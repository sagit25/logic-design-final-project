==> flow/design.v <==
`timescale 1ns / 1ps
module Register(
    input input_Reset,
	 input input_Clock,
	 input input_Read_Write,
    input [1:0] input_Read_Register1,
    input [1:0] input_Read_Register2,
    input [1:0] input_Write_Register,
    input [7:0] input_Write_Data,
    output [7:0] output_Read_Data1,
    output [7:0] output_Read_Data2,
    output [7:0] output_Output
    );
	 reg [7:0] reg1;
	 reg [7:0] reg2;
	 reg [7:0] reg3;
	 reg [7:0] reg4;
	 reg [7:0] read1;
	 reg [7:0] read2;
	 reg [7:0] out;
	 assign output_Read_Data1 = read1;
	 assign output_Read_Data2 = read2;
	 assign output_Output = out; 
	 always@(posedge input_Reset or posedge input_Clock) begin
			if(input_Reset) begin
					reg1 <= 8'b00000000;
					reg2 <= 8'b00000000;
					reg3 <= 8'b00000000;
					reg4 <= 8'b00000000;
					read1 <= 8'b00000000;
					read2 <= 8'b00000000;
					out <= 8'b00000000;
			end
			else if(!input_Read_Write) begin
					case(input_Read_Register1)
							2'b00	:	read1 <= reg1;
							2'b01 : 	read1 <= reg2;
							2'b10	:	read1 <= reg3;
							2'b11	:	read1 <= reg4;
					endcase
					case(input_Read_Register2)
							2'b00	:	read2 <= reg1;
							2'b01 : 	read2 <= reg2;
							2'b10	:	read2 <= reg3;
							2'b11	:	read2 <= reg4;
					endcase
			end
			else begin
					out <= input_Write_Data;
					case(input_Write_Register)
							2'b00	:	reg1 <= input_Write_Data;
							2'b01	:	reg2 <= input_Write_Data;
							2'b10	:	reg3 <= input_Write_Data;
							2'b11	:	reg4 <= input_Write_Data;
					endcase
			end
	 end
endmodule
# ---- Step by step through the tools: Register
# The steps from the RTL of Register to its reports follow in flow order.
# Lines are those of the file above, counted from 1.
# Library cell names are shortened.
# Not given: --
dict set report design {
  design {Register}
  clock {input_Clock}
  lib {sky130hd}
  lib_corner {tt_025C_1v80}
}

# ---- Word-level counts
# Source: Yosys, flattened and elaborated, memories not mapped. Widths are those after wreduce. Registers that Yosys merges into a memory's read port (data or address) are not register bits. Print and check cells do not count. Equal cells are merged and count once.
dict set report bits {
  mem_bits_ro 0
  latchBits 0
  word_cells 25
  mem_bits_rw 0
  memories 0
  clocked_rd_ports_x_width 0
  output_inout_bits 24
  register_bits 56
}
dict set report classes {
  compare 0
  mux 2
  reduce_and_logical 7
  div 0
  shift 0
  n_mul 0
  add_sub_neg 0
  bitwise 0
  n_eq 9
}
# op n
set ops {}
lappend ops {{8-bit case mux with 4-bit select} 2}
lappend ops {{2-bit == test with constant B} 6}
lappend ops {{2-bit AND reduction} 4}
lappend ops {{2-bit by 1-bit == test with 1-bit output with constant B} 3}
lappend ops {{2-bit zero test} 3}

# ---- Logic depth
# Depth = most cells in a row (Yosys ltp): at word level without a register or memory, in the mapped netlist without a sequential cell, where the memories' decode and read muxes count.
dict set report logic_depth {
  ltp_word 2
  abc_area 0
  ltp_mapped 5
  ltp_nobuf 3
}

# ---- Mapped cells and area
# Source: synth_stat.txt of the flow (Yosys; design flattened, memories mapped). It holds for the ABC_AREA given above (unset counts as 0); a run with the other value may have another netlist.
# cell n area_total_um2
set by_type {}
lappend by_type {dfrtp_1 56 1.4E+03}
lappend by_type {mux2_2 72 810.778}
lappend by_type {o22ai_1 16 100.096}
lappend by_type {a21oi_1 16 80.077}
lappend by_type {inv_1 17 63.811}
lappend by_type {buf_2 5 25.024}
lappend by_type {nor3b_4 1 18.768}
lappend by_type {nand3b_1 2 15.014}
lappend by_type {nand2b_1 2 12.512}
lappend by_type {or2_2 2 12.512}
lappend by_type {buf_6 1 11.261}
lappend by_type {clkbuf_2 2 10.01}
lappend by_type {clkbuf_1 2 7.507}
lappend by_type {nand3_1 1 5.005}
lappend by_type {buf_1 1 3.754}
dict set report synth_totals {
  yosys_area_mm2 0.0025775
  stdcells 196
  buffers 11
  flip_flops 56
  sequential_area_mm2 0.0014013
}

# ---- Timing after synthesis
# Path of least setup slack by OpenSTA after synthesis, without wires, with an ideal clock, recovery checks aside; 20% of the period is set as input and as output delay. Where synthesis merged equal registers, the netlist keeps one of their names.
dict set report synth_timing {
  kind {input to register}
  startpoint {in input_Read_Register1[1]}
  endpoint {reg read1[1]}
  slack_ns 0.258
  delay_ns 1.030
  path_stages 5
  setup_ns 0.137
  t_required_ns 1.473
  clock_period_ns 1.61
  t_arrival_ns 1.215
  synth_period_reached_ns 1.352
}
# "delay_ns" is the arrival time less input delay plus setup time.
# "path_stages": output pins that drive a net of the path, with the launching flip-flop's if there is one; two outputs of one cell count as two.
# "synth_period_reached_ns" = period - worst setup slack (recovery checks aside). The figure is calculated, with input and output delays left at 20% of the set period.
# The rows between start and end are the longest chain of elaborated cells between them; the timing report does not say that the signal goes this way. Where chains are equally long, one stands for them.
# A line is the first line of the expression or statement that the cell stems from. Yosys adds cells for indexed reads and writes and turns some case tables into memories.
# At most two assigning lines are given for a register; there are more.
dict set report synth_between {
  cell_sequence {buf_2 buf_2 mux2_2 o22ai_1 a21oi_1}
  elab_chain_cells 2
  cone_cells 5
  cone_lines 1
  cone_classes {eq/ne (3); mux (1); reduce/logical (1)}
}
# element line
set synth_rtl {}
lappend synth_rtl {{start, declared} 6} ;# input [1:0] input_Read_Register1,
lappend synth_rtl {{2-bit == test} 35} ;# case(input_Read_Register1)
lappend synth_rtl {{8-bit case mux with 4-bit select} 35}
lappend synth_rtl {{end, assigned} 36} ;# 2'b00 : read1 <= reg1;
lappend synth_rtl {{end, assigned} 37} ;# 2'b01 : read1 <= reg2;
lappend synth_rtl {{end, declared} 18} ;# reg [7:0] read1;

# ---- Timing after layout
# From the final timing report of flow run A: the path of least setup slack in the routed layout; clock arrival at registers is part of the times.
dict set report layout_timing {
  kind {register to output}
  startpoint {reg read2[2]}
  endpoint {out output_Read_Data2[2]}
  path_stages 2
  output_delay_ns 0.34
  t_arrival_ns 1.23
  clock_period_ns 1.69
  t_required_ns 1.35
  slack_ns 0.12
}
# At most two assigning lines are given for a register; there are more.
dict set report layout_between {
  cell_sequence {dfrtp_1 clkdlybuf4s50_1}
  elab_chain_cells 0
  cone_cells 0
  cone_lines 0
}
# element line
set layout_rtl {}
lappend layout_rtl {{start, declared} 19} ;# reg [7:0] read2;
lappend layout_rtl {{start, assigned} 42} ;# 2'b00 : read2 <= reg1;
lappend layout_rtl {{start, assigned} 43} ;# 2'b01 : read2 <= reg2;
lappend layout_rtl {{end, declared} 11} ;# output [7:0] output_Read_Data2,

# Settings and measured results of 2 stored flow runs for module Register (sky130hd), not sorted in any way. The constraints put input and output delay at 20% of the set period each and load the outputs with 0.01 pF.
# "timing.achieved_period_ns": clock period set for the run, less the worst setup slack. It is reckoned from that one timing run; input and output delays stay at 20% of the period that was set.
# "worstPathTime_ns" means the part of the period allowed to the worst setup path (the constraints hold back 20% at inputs and 20% at outputs) less its slack; where the path has registers, the arrival times of their clocks count too.
# "final_power_mw": no workload was simulated; the value follows from the tool's default switching activity.
run="flow run A" settings period_ns=1.69 CORE_UTILIZATION=18 PLACE_DENSITY=0.75 CELL_PAD_IN_SITES_GLOBAL_PLACEMENT=3 CELL_PAD_IN_SITES_DETAIL_PLACEMENT=0 TNS_END_PERCENT=35 ABC_AREA=0 GPL_ROUTABILITY_DRIVEN=0 CTS_CLUSTER_SIZE=79 SLEW_MARGIN=40 CAP_MARGIN=20 CORE_MARGIN=2
run="flow run A" results worst_setup_slack_ns=0.123 tns_setup_ns=0.000 design_die_area_mm2=0.015293 worstPathTime_ns=1.23 worst_setup_path_type="register to output" final_power_mw=3.684 synth_chip_area_mm2=0.0025775 post_route_util_frac=0.251 timing.achieved_period_ns=1.567 final_stdcell_area_mm2=0.0035021
run="flow run B" settings period_ns=1.48 CORE_UTILIZATION=50 SETUP_SLACK_MARGIN=0.21 CORE_ASPECT_RATIO=0.63 CELL_PAD_IN_SITES_GLOBAL_PLACEMENT=2 GPL_ROUTABILITY_DRIVEN=1 CTS_CLUSTER_DIAMETER=293 CAP_MARGIN=0 SLEW_MARGIN=5 CORE_MARGIN=2
run="flow run B" results worst_setup_slack_ns=0.208 tns_setup_ns=0.000 design_die_area_mm2=0.0057603 worstPathTime_ns=0.98 worst_setup_path_type="register to output" final_power_mw=4.346 synth_chip_area_mm2=0.0025775 post_route_util_frac=0.701 timing.achieved_period_ns=1.272 final_stdcell_area_mm2=0.003422
